==> flow/design.v <==
`timescale 1ns / 1ps
module time_based_processor(
    input           clk,             
    input           rst_n,           
    input  [7:0]    data_in,         
    input  [2:0]    opcode,          
    input           data_valid,      
    output [15:0]   data_out,        
    output          data_ready,      
    output [3:0]    status_flags     
);
    localparam OP_NOP     = 3'b000;   
    localparam OP_ADD     = 3'b001;   
    localparam OP_SUB     = 3'b010;   
    localparam OP_MUL     = 3'b011;   
    localparam OP_SHIFT   = 3'b100;   
    localparam OP_FILTER  = 3'b101;   
    localparam OP_INVERT  = 3'b110;   
    localparam OP_COMPARE = 3'b111;   
    localparam IDLE        = 2'b00;
    localparam WAIT_SECOND = 2'b01;
    localparam PROCESSING  = 2'b10;
    localparam COMPLETE    = 2'b11;
    reg [1:0]  state, next_state;
    reg [7:0]  operand_a;
    reg [7:0]  operand_b;
    reg [2:0]  current_opcode;
    reg [15:0] result;
    reg        result_ready;
    reg [3:0]  flags;
    localparam FLAG_OVERFLOW = 3;
    localparam FLAG_ZERO     = 2;
    localparam FLAG_RESERVED = 1;
    localparam FLAG_COMPLETE = 0;
    always @(posedge clk or negedge rst_n) begin
        if (!rst_n) begin
            state <= IDLE;
            operand_a <= 8'h00;
            operand_b <= 8'h00;
            current_opcode <= 3'b000;
            result <= 16'h0000;
            result_ready <= 1'b0;
            flags <= 4'b0000;
        end else begin
            state <= next_state;
            case (state)
                IDLE: begin
                    result_ready <= 1'b0;
                    flags <= 4'b0000;
                    if (data_valid) begin
                        operand_a <= data_in;
                        current_opcode <= opcode;
                        if (opcode == OP_INVERT || opcode == OP_NOP) begin
                            next_state <= PROCESSING;
                        end else begin
                            next_state <= WAIT_SECOND;
                        end
                    end else begin
                        next_state <= IDLE;
                    end
                end
                WAIT_SECOND: begin
                    if (data_valid) begin
                        operand_b <= data_in;
                        next_state <= PROCESSING;
                    end else begin
                        next_state <= WAIT_SECOND;
                    end
                end
                PROCESSING: begin
                    case (current_opcode)
                        OP_NOP: begin
                            result <= {8'h00, operand_a};
                            flags[FLAG_COMPLETE] <= 1'b1;
                        end
                        OP_ADD: begin
                            {flags[FLAG_OVERFLOW], result[7:0]} <= operand_a + operand_b;
                            result[15:8] <= 8'h00;
                            flags[FLAG_COMPLETE] <= 1'b1;
                            flags[FLAG_ZERO] <= (operand_a + operand_b == 0);
                        end
                        OP_SUB: begin
                            result[7:0] <= operand_a - operand_b;
                            result[15:8] <= 8'h00;
                            flags[FLAG_COMPLETE] <= 1'b1;
                            flags[FLAG_OVERFLOW] <= (operand_a < operand_b);
                            flags[FLAG_ZERO] <= (operand_a == operand_b);
                        end
                        OP_MUL: begin
                            result <= operand_a * operand_b;
                            flags[FLAG_COMPLETE] <= 1'b1;
                            flags[FLAG_OVERFLOW] <= ((operand_a * operand_b) > 8'hFF);
                            flags[FLAG_ZERO] <= ((operand_a * operand_b) == 0);
                        end
                        OP_SHIFT: begin
                            if (operand_b[3]) begin
                                result[7:0] <= operand_a >> (operand_b[2:0]);
                            end else begin
                                result[7:0] <= operand_a << (operand_b[2:0]);
                            end
                            result[15:8] <= 8'h00;
                            flags[FLAG_COMPLETE] <= 1'b1;
                        end
                        OP_FILTER: begin
                            result[7:0] <= operand_a & operand_b;
                            result[15:8] <= 8'h00;
                            flags[FLAG_COMPLETE] <= 1'b1;
                        end
                        OP_INVERT: begin
                            result[7:0] <= ~operand_a;
                            result[15:8] <= 8'h00;
                            flags[FLAG_COMPLETE] <= 1'b1;
                        end
                        OP_COMPARE: begin
                            if (operand_a > operand_b) begin
                                result[7:0] <= 8'h01;   
                                flags[FLAG_ZERO] <= 1'b0;
                            end else if (operand_a < operand_b) begin
                                result[7:0] <= 8'h02;   
                                flags[FLAG_ZERO] <= 1'b0;
                            end else begin
                                result[7:0] <= 8'h00;   
                                flags[FLAG_ZERO] <= 1'b1;
                            end
                            result[15:8] <= 8'h00;
                            flags[FLAG_COMPLETE] <= 1'b1;
                        end
                        default: begin
                            result <= 16'h0000;
                            flags <= 4'b0000;
                        end
                    endcase
                    next_state <= COMPLETE;
                end
                COMPLETE: begin
                    result_ready <= 1'b1;
                    if (data_valid) begin
                        next_state <= IDLE;
                    end else begin
                        next_state <= COMPLETE;
                    end
                end
                default: begin
                    next_state <= IDLE;
                end
            endcase
        end
    end
    assign data_out = result;
    assign data_ready = result_ready;
    assign status_flags = flags;
endmodule
# Step by step through the tools: time_based_processor
# What the tools print for time_based_processor, step after step.
# Lines are those of the file above, counted from 1.
# Operators carry their Yosys type and port widths (W data, S select, Z words).
# Not given: -
# setup
top	time_based_processor
clk_port	clk
cell_library	sky130hd
pvt_corner	tt_025C_1v80

# Elaborated design
# Source: Yosys, flattened and elaborated, memories not mapped. Widths are those after wreduce. Registers that Yosys merges into a memory's read port (data or address) are not register bits. Print and check cells do not count.
# word_totals
regBits	43
inputBits	14
out_inout_bits	21
word_cells	71
# op_classes
addsub	3
mul	3
compare	3
eq_ne	14
shift	2
mux	19
n_logic	2
n_reduce_logical	14
# op_table
op	count
$mul A8 B8 Y16	2
$logic_not A32 Y1	2
$mul A8 B8 Y8	1
$pmux W8 S8	1
$add A8 B8 Y9	2
$pmux W8 S2	1
$eq A3 B3 Y1 const B	5
$mux W2	6
$reduce_and A2 Y1	4
$shl A8 B3 Y8	1
$shr A8 B3 Y8	1
$sub A8 B8 Y8	1
$gt A8 B8 Y1	1
$lt A8 B8 Y1	1
$gt A8 B8 Y1 const B	1
$eq A8 B8 Y1	1
$and A8 B8 Y8	1
$not A8 Y8	1
$reduce_or A8 Y1	1
$pmux W2 S4	1
$mux W8	1
$pmux W1 S2	4
$reduce_or A7 Y1	1
$eq A3 B2 Y1 const B	2
$logic_not A3 Y1	2
$ne A5 B5 Y1 const B	1
$eq A2 B2 Y1 const B	2
$reduce_bool A2 Y1	2
# Other operator kinds: 8; their cells: 10.

# Longest topological paths
# Yosys ltp: most cells in a row. Word level: on the elaborated netlist, between registers, memories and ports. Mapped: between sequential cells and ports; inverters and the memories' decode and read muxes count.
# depth
word_depth	5
ABC_AREA	0
mapped_depth	20

# Mapped cells and area
# Yosys stat after the flow's synthesis: flattened, memories mapped to cells. It holds for the ABC_AREA given above (unset counts as 0); a run with the other value may have another netlist.
# types
cell_type	count	type_area_um2
sky130_fd_sc_hd__dfrtp_1	41	1.03E+03
sky130_fd_sc_hd__fa_1	38	760.73
sky130_fd_sc_hd__ha_1	57	713.184
sky130_fd_sc_hd__inv_1	74	277.766
sky130_fd_sc_hd__mux4_2	12	270.259
sky130_fd_sc_hd__and2_1	37	231.472
sky130_fd_sc_hd__mux2_2	20	225.216
sky130_fd_sc_hd__a21oi_1	35	175.168
sky130_fd_sc_hd__nand2_1	45	168.912
sky130_fd_sc_hd__nor2_1	29	108.854
sky130_fd_sc_hd__o21ai_0	18	90.086
sky130_fd_sc_hd__clkbuf_1	21	78.826
sky130_fd_sc_hd__xnor2_1	9	78.826
sky130_fd_sc_hd__a221o_1	7	70.067
sky130_fd_sc_hd__mux2i_1	7	70.067
sky130_fd_sc_hd__xor2_1	8	70.067
sky130_fd_sc_hd__nor3_1	13	65.062
sky130_fd_sc_hd__o2bb2ai_1	7	61.309
# Not listed: further types 59, cells in them 146.
# mapped
stdcells	624
synth_area_mm2	0.0056679
seqArea_mm2	0.001086
flip_flops	43

# Worst setup path after synthesis
# Source: OpenSTA report_checks on the synthesized netlist (no wires, ideal clock, input and output delay 20% of the period each), path of least setup slack; recovery checks are left aside. Register names are those of the netlist, which keeps one name where synthesis merged equal registers.
# synth_timing
path_kind	register -> register
start	register operand_b[2]
end	register flags[2]
tclk_ns	4.8
setup_ns	0.082
t_first_pin_ns	0.000
arrival_ns	4.916
t_required_ns	4.718
path_slack_ns	-0.198
path_delay_ns	4.998
driving_pins	19
synth_period_reached_ns	4.998
# "path_delay_ns" is the arrival time less input delay plus setup time.
# "driving_pins" counts driving pins, that of a launching flip-flop among them; a cell with two outputs on the path counts twice.
# "synth_period_reached_ns" is the clock period less the worst setup slack; recovery checks do not enter. This is arithmetic on one report: input and output delays are still those of the set period (20% each).
# The rows between start and end are the longest chain of elaborated cells between them; the timing report does not say that the signal goes this way. Where chains are equally long, one stands for them.
# A line is the first line of the expression or statement that the cell stems from. Yosys adds cells for indexed reads and writes and turns some case tables into memories.
# At most two assigning lines are given for a register; there are more.
# synth_between
path_cell_list	sky130_fd_sc_hd__dfrtp_1 -> sky130_fd_sc_hd__clkbuf_1 -> sky130_fd_sc_hd__clkbuf_1 -> sky130_fd_sc_hd__and2_1 -> sky130_fd_sc_hd__fa_1 -> sky130_fd_sc_hd__fa_1 -> sky130_fd_sc_hd__fa_1 -> sky130_fd_sc_hd__inv_1 -> sky130_fd_sc_hd__fa_1 -> sky130_fd_sc_hd__inv_1 -> sky130_fd_sc_hd__ha_1 -> sky130_fd_sc_hd__buf_6 -> sky130_fd_sc_hd__and3_4 -> sky130_fd_sc_hd__a221oi_2 -> sky130_fd_sc_hd__xor2_1 -> sky130_fd_sc_hd__nor4b_2 -> sky130_fd_sc_hd__nand4_1 -> sky130_fd_sc_hd__a2111o_1 -> sky130_fd_sc_hd__a22oi_2
elab_chain_len	5
cells_between	11
# synth_rtl
item	line	source
start, declared	26	reg [7:0]  operand_b;
start, assigned	39	operand_b <= 8'h00;
start, assigned	64	operand_b <= data_in;
$lt A8 B8 Y1	118	end else if (operand_a < operand_b) begin
$mux W1	118
$mux W1	115	if (operand_a > operand_b) begin
$pmux W1 S4	71	case (current_opcode)
$pmux W1 S2	46	case (state)
end, assigned	80	flags[FLAG_ZERO] <= (operand_a + operand_b == 0);
end, assigned	87	flags[FLAG_ZERO] <= (operand_a == operand_b);
end, declared	30	reg [3:0]  flags;

# Timing after layout
# Path of least setup slack in the final report of entry B (OpenROAD, finished layout, wires in). Where an end is a register, its clock arrival counts in the times.
# layout_timing
path_kind	register -> register
start	register operand_b[3]
end	register flags[2]
tclk_ns	8.25
setup_ns	0.07
t_first_pin_ns	0.30
arrival_ns	5.65
t_required_ns	8.47
path_slack_ns	2.82
driving_pins	18
# The rows between start and end are the longest chain of elaborated cells between them; the timing report does not say that the signal goes this way. Where chains are equally long, one stands for them.
# At most two assigning lines are given for a register; there are more.
# layout_between
path_cell_list	sky130_fd_sc_hd__dfrtp_1 -> sky130_fd_sc_hd__ha_1 -> sky130_fd_sc_hd__inv_1 -> sky130_fd_sc_hd__fa_1 -> sky130_fd_sc_hd__inv_1 -> sky130_fd_sc_hd__fa_1 -> sky130_fd_sc_hd__inv_1 -> sky130_fd_sc_hd__fa_1 -> sky130_fd_sc_hd__fa_1 -> sky130_fd_sc_hd__inv_1 -> sky130_fd_sc_hd__ha_1 -> sky130_fd_sc_hd__and3_4 -> sky130_fd_sc_hd__a221oi_2 -> sky130_fd_sc_hd__xor2_1 -> sky130_fd_sc_hd__nor4b_2 -> sky130_fd_sc_hd__nand4_1 -> sky130_fd_sc_hd__a2111o_1 -> sky130_fd_sc_hd__a22oi_2
elab_chain_len	5
cells_between	11
# layout_rtl
item	line	source
start, declared	26	reg [7:0]  operand_b;
start, assigned	39	operand_b <= 8'h00;
start, assigned	64	operand_b <= data_in;
$lt A8 B8 Y1	118	end else if (operand_a < operand_b) begin
$mux W1	118
$mux W1	115	if (operand_a > operand_b) begin
$pmux W1 S4	71	case (current_opcode)
$pmux W1 S2	46	case (state)
end, assigned	80	flags[FLAG_ZERO] <= (operand_a + operand_b == 0);
end, assigned	87	flags[FLAG_ZERO] <= (operand_a == operand_b);
end, declared	30	reg [3:0]  flags;

==> runs of time_based_processor <==
Measured results for time_based_processor: 2 stored runs of the Yosys and OpenROAD flow on sky130hd. The settings differ; the order carries no meaning. The constraints put input and output delay at 20% of the set period each and load the outputs with 0.01 pF.
"achieved_clock_period_ns" = clock period - worst setup slack. The figure is calculated, with input and output delays left at 20% of the set period.

Entry A, flow files:
==> flow/run.sh <==
#!/bin/bash
# the make line also repeats the synthesis and layout settings of config.mk as NAME=value (left out here)
make -C /OpenROAD-flow-scripts/flow DESIGN_CONFIG=/design/flow/config.mk WORK_HOME=/design/flow/orfs CLKGATE_MAP_FILE= finish
==> flow/config.mk <==
export PLATFORM = sky130hd
export DESIGN_NAME = time_based_processor
export DESIGN_NICKNAME = time_based_processor
export VERILOG_FILES = /design/flow/design.v
export SDC_FILE = /design/flow/constraint.sdc
export NUM_CORES = 4
export LEC_CHECK = 0
export ABC_AREA = 0
export CAP_MARGIN = 5
export CELL_PAD_IN_SITES_DETAIL_PLACEMENT = 2
export CORE_MARGIN = 2
export CORE_UTILIZATION = 70
export CTS_CLUSTER_DIAMETER = 87
export GPL_ROUTABILITY_DRIVEN = 0
export HOLD_SLACK_MARGIN = 0.27
export PLACE_DENSITY_LB_ADDON = 0.03
export SETUP_SLACK_MARGIN = 1.93
export SLEW_MARGIN = 20
==> flow/constraint.sdc <==
create_clock -name core_clock -period 6.99 [get_ports {clk}]
set_input_delay 1.3980 -clock core_clock [delete_from_list [all_inputs] [get_ports {clk}]]
set_output_delay 1.3980 -clock core_clock [all_outputs]
set_load 0.01 [all_outputs]

Entry A: no final report: placement broke off with DPL-0033

Entry B, flow files:
==> flow/run.sh <==
#!/bin/bash
# the make line also repeats the synthesis and layout settings of config.mk as NAME=value (left out here)
make -C /OpenROAD-flow-scripts/flow DESIGN_CONFIG=/design/flow/config.mk WORK_HOME=/design/flow/orfs CLKGATE_MAP_FILE= finish
==> flow/config.mk <==
export PLATFORM = sky130hd
export DESIGN_NAME = time_based_processor
export DESIGN_NICKNAME = time_based_processor
export VERILOG_FILES = /design/flow/design.v
export SDC_FILE = /design/flow/constraint.sdc
export NUM_CORES = 4
export LEC_CHECK = 0
export ABC_AREA = 0
export CAP_MARGIN = 20
export CELL_PAD_IN_SITES_DETAIL_PLACEMENT = 0
export CORE_ASPECT_RATIO = 1.33
export CORE_MARGIN = 5
export CORE_UTILIZATION = 39
export HOLD_SLACK_MARGIN = 0.06
export MIN_ROUTING_LAYER = met1
export PLACE_DENSITY_LB_ADDON = 0.15
export SETUP_SLACK_MARGIN = 0.71
export SLEW_MARGIN = 35
export TNS_END_PERCENT = 90
==> flow/constraint.sdc <==
create_clock -name core_clock -period 8.25 [get_ports {clk}]
set_input_delay 1.6500 -clock core_clock [delete_from_list [all_inputs] [get_ports {clk}]]
set_output_delay 1.6500 -clock core_clock [all_outputs]
set_load 0.01 [all_outputs]

==> results of entry B, as CSV <==
result,value
synth_chip_area_mm2,0.0056679
final_setup_ws_ns,2.817
die_footprint_mm2,0.0170692
cell_area_final_mm2,0.0062585
achieved_clock_period_ns,5.433
